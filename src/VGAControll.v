==> flow/design.v <==
module VGAControll(
		input	VGA_clk,
		input	rst_n,
		output	reg	hsync,
		output	reg	vsync,
		output	[9:0] xpos,
		output	[9:0] ypos
	);
	parameter H_sysc_Total = 800;	
	parameter H_Show_Start = 144;
	parameter H_sync_end = 96;	
	parameter V_sysc_Total = 525;	
	parameter V_Show_Start = 35;	
	parameter V_sync_end = 2;		
	reg [9:0]	x_cnt;
	reg [9:0]	y_cnt;
	always@(posedge VGA_clk or negedge rst_n)
	begin
		if(!rst_n)
			x_cnt <= 10'd0;
		else if(x_cnt == H_sysc_Total)
			x_cnt <= 10'd0;
		else 
			x_cnt <= x_cnt + 1'b1;
	end
	always@(posedge VGA_clk or negedge rst_n)
	begin
		if(!rst_n)
			y_cnt <= 10'd0;
		else if(y_cnt == V_sysc_Total)
			y_cnt <= 10'd0;
		else if(x_cnt == H_sysc_Total)
			y_cnt <= y_cnt + 1'b1;
	end
	always@(posedge VGA_clk or negedge rst_n)
	begin
		if(!rst_n)
			hsync <= 1'b0;
		else if(x_cnt == 10'd0)
			hsync <= 1'b0;
		else if(x_cnt == H_sync_end)
			hsync <= 1'b1;
	end
	always@(posedge VGA_clk or negedge rst_n)
	begin
		if(!rst_n)
			vsync <= 1'b0;
		else if(y_cnt == 10'd0)
			vsync <= 1'b0;
		else if(y_cnt == V_sync_end)
			vsync <= 1'b1;
	end
	assign xpos = x_cnt - H_Show_Start;
	assign ypos = y_cnt - V_Show_Start;
endmodule	
# From RTL to reports: VGAControll
# Tool output for the design above, in the order of the flow.
# Lines are those of the file above, counted from 1.
# Operators: Yosys type, input widths -> output width; for muxes data width and select width s.
# Not given: -
[design]
top = "VGAControll"
clock = "VGA_clk"
library = "sky130hd"
corner = "tt_025C_1v80"

# Word-level counts
# Source: Yosys, flattened and elaborated, memories not mapped. Widths are those after wreduce. Registers that Yosys merges into a memory's read port (data or address) are not register bits. Print and check cells do not count. Equal cells are merged and count once.
[bits]
regBits = 22
output_inout_bits = 22
input_bits = 2
[op_classes]
muxes = 7
eq_ne = 4
n_reduce_logical = 5
add_sub_neg = 4
[op_table]
columns = ["op", "n"]
rows = [
  ["$mux 10", 3],
  ["$add 10x1->10 const B", 2],
  ["$eq 10x10->1 const B", 2],
  ["$logic_not 10->1", 2],
  ["$eq 10x2->1 const B", 1],
  ["$sub 10x6->10 const B", 1],
  ["$eq 10x7->1 const B", 1],
  ["$sub 10x8->10 const B", 1],
  ["$reduce_bool 2->1", 3],
  ["$mux 1", 4],
]

# Logic depth
# Depth = most cells in a row (Yosys ltp): at word level without a register or memory, in the mapped netlist without a sequential cell, where the memories' decode and read muxes count.
[logic_depth]
word_depth = 3
abc_area = 0
mapped_depth = 8
mapped_depth_nobuf = 6

# Netlist
# Yosys stat after the flow's synthesis: flattened, memories mapped to cells. It holds for the ABC_AREA given above (unset counts as 0); a run with the other value may have another netlist.
[mapped]
buf_cells = 16
area_um2 = 1531.5
flip_flops = 22
mapped_cells = 148
[types]
columns = ["cell_type", "n"]
rows = [
  ["sky130_fd_sc_hd__dfrtp_1", 22],
  ["sky130_fd_sc_hd__ha_1", 10],
  ["sky130_fd_sc_hd__xnor2_1", 14],
  ["sky130_fd_sc_hd__xor2_1", 10],
  ["sky130_fd_sc_hd__buf_6", 7],
  ["sky130_fd_sc_hd__nor2_1", 17],
  ["sky130_fd_sc_hd__inv_1", 10],
  ["sky130_fd_sc_hd__nand4_1", 5],
  ["sky130_fd_sc_hd__a21oi_1", 6],
  ["sky130_fd_sc_hd__buf_4", 4],
  ["sky130_fd_sc_hd__buf_16", 1],
  ["sky130_fd_sc_hd__nand3_1", 5],
  ["sky130_fd_sc_hd__nor4b_4", 1],
  ["sky130_fd_sc_hd__nand4_4", 1],
  ["sky130_fd_sc_hd__nor4_4", 1],
  ["sky130_fd_sc_hd__and3_1", 3],
  ["sky130_fd_sc_hd__a311oi_1", 2],
  ["sky130_fd_sc_hd__mux2_4", 1],
]
# Not listed: further types 23, cells in them 28.

# Path before layout
# Path of least setup slack by OpenSTA after synthesis, without wires, with an ideal clock, recovery checks aside; 20% of the period is set as input and as output delay. Where synthesis merged equal registers, the netlist keeps one of their names.
[synth_path]
path_kind = "register to output"
startpoint = "register y_cnt[0]"
endpoint = "output ypos[8]"
t_first_pin_ns = 0.000
path_stages = 6
tclk_ns = 2.16
path_delay_ns = 1.619
path_slack_ns = 0.109
arrival_time_ns = 1.619
synth_period_reached_ns = 2.051
# "path_delay_ns" is the arrival time less input delay plus setup time.
# At an output port there is no setup time.
# "path_stages" counts driving pins, that of a launching flip-flop among them; a cell with two outputs on the path counts twice.
# "synth_period_reached_ns" = period - worst setup slack (recovery checks aside). The figure is calculated, with input and output delays left at 20% of the set period.
# The rows between start and end are the longest chain of elaborated cells between them; the timing report does not say that the signal goes this way. Where chains are equally long, one stands for them.
# A line is the first line of the expression or statement that the cell stems from. Yosys adds cells for indexed reads and writes and turns some case tables into memories.
# A register here has more assigning lines than the two given.
[synth_via]
cell_sequence = "sky130_fd_sc_hd__dfrtp_1 > sky130_fd_sc_hd__ha_1 > sky130_fd_sc_hd__buf_16 > sky130_fd_sc_hd__o41ai_1 > sky130_fd_sc_hd__nand2_1 > sky130_fd_sc_hd__xnor2_1"
elab_chain_len = 1
cells_between = 1
cone_lines = 1
[synth_lines]
columns = ["item", "line", "text"]
rows = [
  ["from (decl)", 16, "reg [9:0] y_cnt;"],
  ["from (assign)", 29, "y_cnt <= 10'd0;"],
  ["from (assign)", 33, "y_cnt <= y_cnt + 1'b1;"],
  ["$sub 10x6->10", 54, "assign ypos = y_cnt - V_Show_Start;"],
  ["to (decl)", 7, "output [9:0] ypos"],
]

# Timing after layout
# From the final timing report of entry A: the path of least setup slack in the routed layout; clock arrival at registers is part of the times.
[layout_path]
path_kind = "register to output"
startpoint = "register y_cnt[4]"
endpoint = "output ypos[9]"
path_slack_ns = -0.31
tclk_ns = 1.9
t_first_pin_ns = 0.31
arrival_time_ns = 1.83
path_stages = 6
# The rows between start and end are the longest chain of elaborated cells between them; the timing report does not say that the signal goes this way. Where chains are equally long, one stands for them.
# A register here has more assigning lines than the two given.
[layout_via]
cell_sequence = "sky130_fd_sc_hd__dfrtp_1 > sky130_fd_sc_hd__buf_6 > sky130_fd_sc_hd__o41a_1 > sky130_fd_sc_hd__nor2_2 > sky130_fd_sc_hd__xor2_1 > sky130_fd_sc_hd__buf_2"
elab_chain_len = 1
cells_between = 1
cone_lines = 1
[layout_lines]
columns = ["item", "line", "text"]
rows = [
  ["from (decl)", 16, "reg [9:0] y_cnt;"],
  ["from (assign)", 29, "y_cnt <= 10'd0;"],
  ["from (assign)", 33, "y_cnt <= y_cnt + 1'b1;"],
  ["$sub 10x6->10", 54, "assign ypos = y_cnt - V_Show_Start;"],
  ["to (decl)", 7, "output [9:0] ypos"],
]

# Flow measurements of VGAControll on sky130hd: 2 stored runs with different settings, listed in no order. Input and output delays are each 20% of the period that was set; the output load is 0.01 pF.
# By "worst_path_allowed_less_slack_ns" is meant the share of the clock period that the worst setup path is allowed (20% is reserved at inputs, 20% at outputs), minus its slack. Clock arrival times at its registers enter into it.
# By "fin_power_w" is meant OpenSTA's value without simulated activity: inputs other than the clock are taken to toggle once in ten clock periods, and the tool carries that through the logic.

[[run]]
name = "entry A"
[run.settings]
period_ns = 1.9
CORE_UTILIZATION = 69
PLACE_DENSITY_LB_ADDON = 0.17
CORE_ASPECT_RATIO = 1.02
CORE_MARGIN = 5
ABC_AREA = 0
CTS_CLUSTER_SIZE = 42
CAP_MARGIN = 20
MIN_ROUTING_LAYER = "met1"
SLEW_MARGIN = 20
[run.results]
post_synth_area_um2 = 1531.5
die_um2 = 3261.6
finish.stdcell_area_um2 = 2072.0
worst_setup_slack_ns = -0.315
setup_tns_ns = -1.855
fin_power_w = 0.0008476
worst_path_allowed_less_slack_ns = 1.83
worst_path_kind = "register to output"

[[run]]
name = "entry B"
[run.settings]
period_ns = 3.58
CORE_UTILIZATION = 42
SETUP_SLACK_MARGIN = 0.47
PLACE_DENSITY_LB_ADDON = 0.12
CORE_ASPECT_RATIO = 0.52
CELL_PAD_IN_SITES_GLOBAL_PLACEMENT = 3
CTS_CLUSTER_SIZE = 31
SLEW_MARGIN = 5
MAX_ROUTING_LAYER = "met4"
CAP_MARGIN = 20
CORE_MARGIN = 2
[run.results]
post_synth_area_um2 = 1531.5
die_um2 = 4171.6
finish.stdcell_area_um2 = 1765.4
worst_setup_slack_ns = 0.644
setup_tns_ns = 0.000
fin_power_w = 0.0004402
worst_path_allowed_less_slack_ns = 2.22
worst_path_kind = "register to output"
