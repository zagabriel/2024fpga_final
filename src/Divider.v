==> flow/design.v <==
`timescale 1ns / 1ps
module Divider #(
		parameter Custom_clkout_0 = 10'b1,
		parameter Custom_clkout_1 = 10'b1,
		parameter Custom_clkout_2 = 10'b1
	)(
		input clkin,
		input rst,
		output reg clkout_0 = 1,
		output reg clkout_1 = 1,
		output reg clkout_2 = 1
	);
		function integer bit_depth(input integer target);
			for(bit_depth=0 ; target > 0 ; bit_depth = bit_depth+1)
				target = target >> 1;
		endfunction
		parameter Original_Clock = 100_000_000;
		localparam integer Divider_Counter_0 = Original_Clock / Custom_clkout_0;
		localparam integer half_Divider_Counter_0 = Divider_Counter_0 / 2;
		localparam integer CountBit_0 = bit_depth(Divider_Counter_0 - 1);
		localparam integer Divider_Counter_1 = Original_Clock / Custom_clkout_1;
		localparam integer half_Divider_Counter_1 = Divider_Counter_1 / 2;
		localparam integer CountBit_1 = bit_depth(Divider_Counter_1 - 1);
		localparam integer Divider_Counter_2 = Original_Clock / Custom_clkout_2;
		localparam integer half_Divider_Counter_2 = Divider_Counter_2 / 2;
		localparam integer CountBit_2 = bit_depth(Divider_Counter_2 - 1);
		reg [CountBit_0 - 1 : 0] Counter_0 = 0;
		reg [CountBit_1 - 1 : 0] Counter_1 = 0;
		reg [CountBit_2 - 1 : 0] Counter_2 = 0;
		always @(posedge clkin , negedge rst) begin
			if(!rst) begin
				Counter_0 <= 0;
				Counter_1 <= 0;
				Counter_2 <= 0;
			end else begin
				if(Counter_0 == Divider_Counter_0-1)
					Counter_0 <= 0;
				else
					Counter_0 <= Counter_0 + 1;
				if(Counter_1 == Divider_Counter_1-1)
					Counter_1 <= 0;
				else
					Counter_1 <= Counter_1 + 1;
				if(Counter_2 == Divider_Counter_2-1)
					Counter_2 <= 0;
				else
					Counter_2 <= Counter_2 + 1;
			end
		end
		always @(posedge clkin , negedge rst) begin
			if(!rst) begin
				clkout_0 <= 0;	 
				clkout_1 <= 0;
				clkout_2 <= 0;
			end else begin
				if(Counter_0 < half_Divider_Counter_0)
					clkout_0 <= 0;
				else
					clkout_0 <= 1;
				if(Counter_1 < half_Divider_Counter_1)
					clkout_1 <= 0;
				else
					clkout_1 <= 1;
				if(Counter_2 < half_Divider_Counter_2)
					clkout_2 <= 0;
				else
					clkout_2 <= 1;
			end
		end
endmodule
======== Reports on Divider ========
The steps from the RTL of Divider to its reports follow in flow order.
Line numbers count from 1 in the design file above.
Cell names lack the library's common part.
The mark n/a stands for no value.
set-up
  top module .............................. Divider
  clock ................................... clkin
  cell library ............................ sky130hd
  timing corner ........................... tt_025C_1v80

======== Elaborated design ========
Counts by Yosys on the flattened word-level netlist (proc, flatten, opt, wreduce; memories kept). Register bits leave out memories and registers merged into their read ports (data or address); mux counts leave out enables and synchronous resets folded into registers. Print and check cells are left out. Cells with the same type and inputs are merged into one.
word-level totals
  register bits after elaboration ......... 84
  bits of input ports ..................... 2
operators by class
  add/subtract/negate cells ............... 3
  order comparisons ....................... 3
  equality and inequality tests ........... 3
  multiplexer cells ....................... 6
operators with widths
  cell                                                             count
  27-bit by 1-bit adder with 27-bit output with constant B         3
  27-bit by 26-bit < comparator with 1-bit output with constant B  3
  27-bit == test with constant B                                   3
  27-bit 2-to-1 mux                                                3
  1-bit 2-to-1 mux                                                 3

======== Depth ========
Depth = most cells in a row (Yosys ltp): at word level without a register or memory, in the mapped netlist without a sequential cell, where the memories' decode and read muxes count.
logic depth
  depth in word-level cells ............... 2
  ABC_AREA ................................ 1
  mapped depth ............................ 9
  mapped depth without buffers ............ 9

======== Netlist ========
The flow's flattened synthesis, as Yosys stat reports it; memories are mapped. The netlist is that of the ABC_AREA named above (0 if unset); the other value can give another one.
cell types
  cell      count
  dfrtp_1   84
  nand2_1   202
  nor2_1    185
  inv_1     97
  nand3_1   57
  xor2_1    22
  nor2_4    9
  a21oi_1   19
  nor3_1    17
  xnor2_1   9
  nand4_1   11
  o21ai_0   12
  nor2_2    9
  buf_2     9
  nand2_2   7
  ha_1      3
  nand3b_1  4
  nand3_2   2
Not listed: further types 6, cells in them 10.
synthesis totals
  cells in the netlist .................... 768
  chip area (Yosys) ....................... 5188.7 µm²
  sequential part of the area ............. 2102.0 µm²
  flip-flops .............................. 84

======== Timing after synthesis ========
Source: OpenSTA report_checks on the synthesized netlist (no wires, ideal clock, input and output delay 20% of the period each), path of least setup slack; recovery checks are left aside. Register names are those of the netlist, which keeps one name where synthesis merged equal registers.
timing post-synthesis
  kind .................................... flip-flop to flip-flop
  start point ............................. register Counter_1[0]
  end point ............................... register Counter_1[15]
  period .................................. 1.91 ns
  library setup time ...................... 0.123 ns
  launch time at the first pin ............ 0.000 ns
  arrival time ............................ 1.250 ns
  setup slack ............................. 0.537 ns
  delay of the path ....................... 1.373 ns
  stages on the path ...................... 9
  path buffers ............................ 0
  period reached after synthesis .......... 1.373 ns
"delay of the path" = arrival - input delay + setup time.
"stages on the path": output pins that drive a net of the path, with the launching flip-flop's if there is one; two outputs of one cell count as two.
"period reached after synthesis" is the clock period less the worst setup slack; recovery checks do not enter. This is arithmetic on one report: input and output delays are still those of the set period (20% each).
The rows between start and end are the longest chain of elaborated cells between them; the timing report does not say that the signal goes this way. Where chains are equally long, one stands for them.
Each line given opens the expression or statement behind the cell; cells for indexed reads and writes are added by Yosys, which also makes memories of some case tables.
A register here has more assigning lines than the two given.
between the ends, post-synthesis
  cells stage by stage .................... dfrtp_1 > ha_1 > nand3_1 > inv_1 > nand2_2 > inv_1 > nand3b_1 > nor2_2 > nor2_1
  length of the longest elaborated chain .. 2
  elaborated cells on any way between the ends .. 3
  RTL lines with such cells ............... 2
  classes of those cells .................. 1 x add/sub; 1 x eq/ne; 1 x mux
RTL lines, path post-synthesis
  item                                      RTL line  text
  start: declaration                        28        reg [CountBit_1 - 1 : 0] Counter_1 = 0;
  start: assignment                         33        Counter_1 <= 0;
  start: assignment                         43        Counter_1 <= Counter_1 + 1;
  27-bit by 1-bit adder with 27-bit output  43
  27-bit 2-to-1 mux                         40        if(Counter_1 == Divider_Counter_1-1)
  end: assignment                           41        Counter_1 <= 0;
  end: assignment                           43
  end: declaration                          28

======== Path in the finished layout ========
Path of least setup slack in the final report of stored run 1 (OpenROAD, finished layout, wires in). Where an end is a register, its clock arrival counts in the times.
timing after layout
  kind .................................... flip-flop to output port
  start point ............................. register clkout_2
  end point ............................... output clkout_2
  period .................................. 3.46 ns
  external output delay ................... 0.69 ns
  launch time at the first pin ............ 0.34 ns
  arrival time ............................ 1.20 ns
  setup slack ............................. 1.57 ns
  stages on the path ...................... 2
  path buffers ............................ 1
A register here has more assigning lines than the two given.
between the ends, after layout
  cells stage by stage .................... dfrtp_1 > clkdlybuf4s50_1
  length of the longest elaborated chain .. 0
  elaborated cells on any way between the ends .. 0
  RTL lines with such cells ............... 0
RTL lines, path after layout
  item                RTL line  text
  start: declaration  11        output reg clkout_2 = 1
  start: assignment   54        clkout_2 <= 0;
  start: assignment   65        clkout_2 <= 0;
  end: declaration    11

==> results <==
Design Divider on sky130hd. What follows are 2 stored runs of the flow, each under its own settings; their order means nothing. The constraints put input and output delay at 20% of the set period each and load the outputs with 0.01 pF.
"achieved clock period": clock period set for the run, less the worst setup slack. It is reckoned from that one timing run; input and output delays stay at 20% of the period that was set.
"worst path time" is the time allowed to the run's worst setup path (the clock period less input and output delay, where it has them) less its slack. Clock arrival times count: a late capture clock shortens it, a late launch clock lengthens it.
By "total power of the final layout" is meant OpenSTA's value without simulated activity: inputs other than the clock are taken to toggle once in ten clock periods, and the tool carries that through the logic.

======== stored run 1 ========
==> flow/run.sh <==
#!/bin/bash
# the make line also repeats the synthesis and layout settings of config.mk as NAME=value (left out here)
make -C /OpenROAD-flow-scripts/flow DESIGN_CONFIG=/design/flow/config.mk WORK_HOME=/design/flow/orfs CLKGATE_MAP_FILE= finish
==> flow/config.mk <==
export PLATFORM = sky130hd
export DESIGN_NAME = Divider
export DESIGN_NICKNAME = Divider
export VERILOG_FILES = /design/flow/design.v
export SDC_FILE = /design/flow/constraint.sdc
export NUM_CORES = 4
export LEC_CHECK = 0
export ABC_AREA = 1
export CAP_MARGIN = 20
export CORE_ASPECT_RATIO = 0.61
export CORE_MARGIN = 2
export CORE_UTILIZATION = 43
export CTS_CLUSTER_DIAMETER = 185
export GPL_ROUTABILITY_DRIVEN = 1
export HOLD_SLACK_MARGIN = 0.28
export PLACE_DENSITY_LB_ADDON = 0.1
export SLEW_MARGIN = 20
export TNS_END_PERCENT = 100
==> flow/constraint.sdc <==
create_clock -name core_clock -period 3.46 [get_ports {clkin}]
set_input_delay 0.6920 -clock core_clock [delete_from_list [all_inputs] [get_ports {clkin}]]
set_output_delay 0.6920 -clock core_clock [all_outputs]
set_load 0.01 [all_outputs]

-------- measured, stored run 1 --------
  area inside the die boundary ............ 12988.4 µm²
  standard-cell area of the final layout .. 5710.5 µm²
  worst path time ......................... 1.20 ns
  worst setup path type ................... flip-flop to output port
  setup slack of the critical path ........ 1.568 ns
  achieved clock period ................... 1.892 ns
  total power of the final layout ......... 2079 µW
  post-layout utilization ................. 48.3 %
  mapped cell area after synthesis ........ 5188.7 µm²
  total negative slack on setup checks .... 0.000 ns

======== stored run 2 ========
==> flow/run.sh <==
#!/bin/bash
# the make line also repeats the synthesis and layout settings of config.mk as NAME=value (left out here)
make -C /OpenROAD-flow-scripts/flow DESIGN_CONFIG=/design/flow/config.mk WORK_HOME=/design/flow/orfs CLKGATE_MAP_FILE= finish
==> flow/config.mk <==
export PLATFORM = sky130hd
export DESIGN_NAME = Divider
export DESIGN_NICKNAME = Divider
export VERILOG_FILES = /design/flow/design.v
export SDC_FILE = /design/flow/constraint.sdc
export NUM_CORES = 4
export LEC_CHECK = 0
export CAP_MARGIN = 20
export CELL_PAD_IN_SITES_DETAIL_PLACEMENT = 1
export CELL_PAD_IN_SITES_GLOBAL_PLACEMENT = 2
export CORE_ASPECT_RATIO = 1.34
export CORE_MARGIN = 2
export CORE_UTILIZATION = 48
export GPL_ROUTABILITY_DRIVEN = 1
export MIN_ROUTING_LAYER = met2
export PLACE_DENSITY = 0.48
export SLEW_MARGIN = 25
==> flow/constraint.sdc <==
create_clock -name core_clock -period 2.24 [get_ports {clkin}]
set_input_delay 0.4480 -clock core_clock [delete_from_list [all_inputs] [get_ports {clkin}]]
set_output_delay 0.4480 -clock core_clock [all_outputs]
set_load 0.01 [all_outputs]

-------- measured, stored run 2 --------
  area inside the die boundary ............ 9607.0 µm²
  standard-cell area of the final layout .. 4782.1 µm²
  worst path time ......................... 2.09 ns
  worst setup path type ................... flip-flop to flip-flop
  setup slack of the critical path ........ 0.145 ns
  achieved clock period ................... 2.095 ns
  total power of the final layout ......... 2934 µW
  post-layout utilization ................. 56.0 %
  mapped cell area after synthesis ........ 4239.1 µm²
  total negative slack on setup checks .... 0.000 ns
