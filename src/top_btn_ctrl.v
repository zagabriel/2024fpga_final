==> flow/design.v <==
module btn_single_deb(
	input clk,
	input rst,
	input btn,
	output reg btn_state,	 
	output btn_posedge,		 
	output btn_negedge		 
);
	localparam integer debounce_time = 3;	 
	localparam integer debounce_count = debounce_time * 100_000;
	reg btn_sync;
	always @(posedge clk or negedge rst) begin
		if(!rst) begin
			btn_sync <= 0;
		end
		else begin
			btn_sync <= btn;
		end
	end
	reg [32:0] cnt;
	wire start = (btn_state != btn_sync);
	wire cnt_max = (cnt == debounce_count);	 
	always @(posedge clk or negedge rst) begin
		if(!rst) begin
			cnt <= 0;
			btn_state <= 0;
		end
		else begin
			if(start) begin
				cnt <= cnt + 1;
				if(cnt_max) begin
					btn_state <= ~btn_state;
					cnt <= 0;
				end
			end
			else cnt <= 0;
		end
	end 
	assign btn_posedge =  btn_state & cnt_max;
	assign btn_negedge = ~btn_state & cnt_max;
endmodule
module top_btn_ctrl(
	input clk,
	input rst,
	input [4:0] btn,
	output reg [1:0] volume,
	output reg song_pause
);
	wire [2:0] btn_posedge;
	btn_single_deb u1_btn_single_deb(.clk(clk), .rst(rst), .btn(btn[1]), .btn_posedge(btn_posedge[0]));
	btn_single_deb u2_btn_single_deb(.clk(clk), .rst(rst), .btn(btn[2]), .btn_posedge(btn_posedge[1]));
	btn_single_deb u3_btn_single_deb(.clk(clk), .rst(rst), .btn(btn[4]), .btn_posedge(btn_posedge[2]));
	always @(posedge clk or negedge rst) begin
		if(!rst) begin
			volume <= 1;
			song_pause <= 0;
		end
		else begin
			if(btn_posedge[2])
				if(volume < 2'b11) volume <= volume + 1;
			if(btn_posedge[0])
				if(volume > 2'b00) volume <= volume - 1;
			if(btn_posedge[1]) song_pause = ~song_pause;
		end
	end
endmodule
Step by step through the tools: top_btn_ctrl
The steps from the RTL of top_btn_ctrl to its reports follow in flow order.
Lines are those of the file above, counted from 1.
Operators: Yosys type, input widths -> output width; for muxes data width and select width s.
{ "setup": {"design": "top_btn_ctrl", "clk_port": "clk", "lib": "sky130hd", "lib_corner": "tt_025C_1v80"} }

Word level
Yosys after proc, flatten, opt, wreduce and memory -nomap, before mapping. Enables and synchronous resets that opt folds into registers are not counted as muxes. Memory bits, and registers merged into a memory's read port (data or address), are not among the register bits. Print and check cells are not counted. Equal cells are merged and count once.
{ "op_classes": {"n_addsub": 5, "compare": 2, "eq_ne": 6, "muxes": 10, "logic": 7, "reduce_logical": 3} }
{ "op_table": {"columns": ["operator", "n"], "rows": [
  ["$mux 33", 6],
  ["$add 33x1->33 const B", 3],
  ["$eq 33x19->1 const B", 3],
  ["$mux 2", 4],
  ["$reduce_and 2->1", 3],
  ["$not 1->1", 4],
  ["$ne 1x1->1", 3],
  ["$and 1x1->1", 3],
  ["$add 2x1->2 const B", 1],
  ["$sub 2x1->2 const B", 1],
  ["$gt 2x1->1 const B", 1],
  ["$lt 2x2->1 const B", 1]
]} }
{ "bits": {"register_bits": 108, "inputBits": 7} }

Depth
Depth = most cells in a row (Yosys ltp): at word level without a register or memory, in the mapped netlist without a sequential cell, where the memories' decode and read muxes count.
{ "depth": {"ltp_word": 5, "ABC_AREA": 0, "depth_mapped": 9, "depth_no_buf": 7} }

Netlist
The flow's flattened synthesis, as Yosys stat reports it; memories are mapped. The netlist is that of the ABC_AREA named above (0 if unset); the other value can give another one.
{ "by_type": {"columns": ["type", "n"], "rows": [
  ["sky130_fd_sc_hd__dfrtp_1", 107],
  ["sky130_fd_sc_hd__xor2_1", 58],
  ["sky130_fd_sc_hd__nor2_1", 108],
  ["sky130_fd_sc_hd__xnor2_1", 35],
  ["sky130_fd_sc_hd__nand4_1", 40],
  ["sky130_fd_sc_hd__nand3_1", 37],
  ["sky130_fd_sc_hd__and4_1", 13],
  ["sky130_fd_sc_hd__nand2_1", 28],
  ["sky130_fd_sc_hd__and3_1", 15],
  ["sky130_fd_sc_hd__nor4_1", 13],
  ["sky130_fd_sc_hd__ha_1", 6],
  ["sky130_fd_sc_hd__buf_2", 14],
  ["sky130_fd_sc_hd__nor4_4", 3],
  ["sky130_fd_sc_hd__nor4b_1", 7],
  ["sky130_fd_sc_hd__inv_1", 16],
  ["sky130_fd_sc_hd__nor3_1", 12],
  ["sky130_fd_sc_hd__and2_1", 7],
  ["sky130_fd_sc_hd__buf_6", 3]
]} }
Other cell types: 22; their cells: 38.
{ "mapped": {"cells": 560, "synth_area_um2": 5499.0, "seqArea_um2": 2703.8, "ffs": 108, "buf_cells": 22} }
By module: a second synthesis without flattening, with its own total; a netlist apart from the flattened one above.
{ "unflattened": {"cells_unflattened": 583, "hier_area_um2": 5656.7} }
Rows give one instance, submodules left out.
{ "modules": {"columns": ["module", "instances", "n_cells", "mod_area_um2"], "rows": [
  ["btn_single_deb", 3, 191, 1845.5],
  ["top_btn_ctrl", 1, 10, 120.1]
]} }

Path before layout
OpenSTA on the mapped netlist: ideal clock, no wires. The path of least setup slack (recovery checks aside). Input and output delay are each 20% of the period. Register names are those of the netlist, which keeps one name where synthesis merged equal registers.
{ "synth_path": {"kind": "reg-to-reg", "start": "register u3_btn_single_deb.cnt[0]", "end": "register u3_btn_single_deb.cnt[24]", "period_ns": 2.17, "setup_ns": 0.119, "t_first_pin_ns": 0.000, "t_arrival_ns": 1.712, "t_required_ns": 2.051, "slack_ns": 0.340, "delay_ns": 1.831, "driving_pins": 10, "path_buffers": 2, "synth_period_reached_ns": 1.83} }
"delay_ns" = arrival - input delay + setup time.
"driving_pins" counts driving pins, that of a launching flip-flop among them; a cell with two outputs on the path counts twice.
"synth_period_reached_ns" is the clock period less the worst setup slack; recovery checks do not enter. This is arithmetic on one report: input and output delays are still those of the set period (20% each).
The rows between start and end are the longest chain of elaborated cells between them; the timing report does not say that the signal goes this way. Where chains are equally long, one stands for them.
A line is the first line of the expression or statement that the cell stems from. Yosys adds cells for indexed reads and writes and turns some case tables into memories.
A register here has more assigning lines than the two given.
{ "synth_between": {"path_cell_list": "sky130_fd_sc_hd__dfrtp_1 > sky130_fd_sc_hd__inv_1 > sky130_fd_sc_hd__ha_1 > sky130_fd_sc_hd__nor4b_2 > sky130_fd_sc_hd__nand4_1 > sky130_fd_sc_hd__nor4_4 > sky130_fd_sc_hd__or2_1 > sky130_fd_sc_hd__buf_4 > sky130_fd_sc_hd__buf_6 > sky130_fd_sc_hd__nor2_1", "elab_chain_cells": 3, "cells_between": 4, "lines_between": 4, "classes_between": "add/sub (1); eq/ne (1); mux (2)"} }
{ "synth_rtl": {"columns": ["element", "line_no", "text"], "rows": [
  ["from (decl)", 20, "reg [32:0] cnt;"],
  ["from (assign)", 25, "cnt <= 0;"],
  ["from (assign)", 30, "cnt <= cnt + 1;"],
  ["$add 33x1->33", 30, null],
  ["$mux 33", 31, "if(cnt_max) begin"],
  ["$mux 33", 29, "if(start) begin"],
  ["to (assign)", 25, null],
  ["to (assign)", 30, null],
  ["to (decl)", 20, null]
]} }

Path in the finished layout
From the final timing report of entry A: the path of least setup slack in the routed layout; clock arrival at registers is part of the times.
{ "layout_path": {"kind": "reg-to-reg", "start": "register u1_btn_single_deb.cnt[0]", "end": "register u1_btn_single_deb.cnt[5]", "period_ns": 2.86, "setup_ns": 0.11, "t_first_pin_ns": 0.36, "t_arrival_ns": 2.34, "t_required_ns": 3.10, "slack_ns": 0.76, "driving_pins": 10, "path_buffers": 2} }
The rows between start and end are the longest chain of elaborated cells between them; the timing report does not say that the signal goes this way. Where chains are equally long, one stands for them.
A register here has more assigning lines than the two given.
{ "layout_between": {"path_cell_list": "sky130_fd_sc_hd__dfrtp_1 > sky130_fd_sc_hd__inv_1 > sky130_fd_sc_hd__ha_1 > sky130_fd_sc_hd__and4bb_1 > sky130_fd_sc_hd__nand4_1 > sky130_fd_sc_hd__nor3_4 > sky130_fd_sc_hd__or2_2 > sky130_fd_sc_hd__buf_2 > sky130_fd_sc_hd__buf_2 > sky130_fd_sc_hd__nor2_1", "elab_chain_cells": 3, "cells_between": 4, "lines_between": 4, "classes_between": "add/sub (1); eq/ne (1); mux (2)"} }
{ "layout_rtl": {"columns": ["element", "line_no", "text"], "rows": [
  ["from (decl)", 20, "reg [32:0] cnt;"],
  ["from (assign)", 25, "cnt <= 0;"],
  ["from (assign)", 30, "cnt <= cnt + 1;"],
  ["$add 33x1->33", 30, null],
  ["$mux 33", 31, "if(cnt_max) begin"],
  ["$mux 33", 29, "if(start) begin"],
  ["to (assign)", 25, null],
  ["to (assign)", 30, null],
  ["to (decl)", 20, null]
]} }

Lab notebook: top_btn_ctrl

Stored flow runs of top_btn_ctrl (2 of them; Yosys, OpenROAD, sky130hd). They differ in their settings and are not a sequence. Constraints: input delay and output delay 20% of the set period each, output load 0.01 pF.
"achieved clock period (ns)" is the run's clock period less its worst setup slack. It is reckoned from that one timing run; input and output delays stay at 20% of the period that was set.
"finish__power__total" rests on the timing tool's default activity at the inputs, not on a simulated workload.

settings of entry A
{
  "period_ns": 2.86,
  "CORE_UTILIZATION": 21,
  "SETUP_SLACK_MARGIN": 0.59,
  "PLACE_DENSITY_LB_ADDON": 0.12,
  "CORE_MARGIN": 5,
  "CELL_PAD_IN_SITES_GLOBAL_PLACEMENT": 2,
  "CELL_PAD_IN_SITES_DETAIL_PLACEMENT": 2,
  "ABC_AREA": 0,
  "GPL_TIMING_DRIVEN": 0,
  "CAP_MARGIN": 30,
  "SLEW_MARGIN": 20
}
report of entry A
yosys chip area after synthesis (um^2): 5499.0
finish__design__die__area: 29522.1
finish__design__instance__area__stdcell: 6372.4
finish__timing__setup__ws: 0.762
finish__timing__hold__ws: 0.121
finish__power__total: 2.961e-03
achieved clock period (ns): 2.098

settings of entry B
{
  "period_ns": 2.73,
  "CORE_UTILIZATION": 22,
  "SETUP_SLACK_MARGIN": 0.33,
  "PLACE_DENSITY_LB_ADDON": 0.12,
  "CORE_MARGIN": 8,
  "TNS_END_PERCENT": 70,
  "ABC_AREA": 0,
  "CTS_CLUSTER_SIZE": 32,
  "MAX_ROUTING_LAYER": "met4",
  "CAP_MARGIN": 20,
  "SLEW_MARGIN": 20
}
report of entry B
yosys chip area after synthesis (um^2): 5499.0
finish__design__die__area: 30310.8
finish__design__instance__area__stdcell: 6262.3
finish__timing__setup__ws: 0.550
finish__timing__hold__ws: 0.252
finish__power__total: 3.093e-03
achieved clock period (ns): 2.180
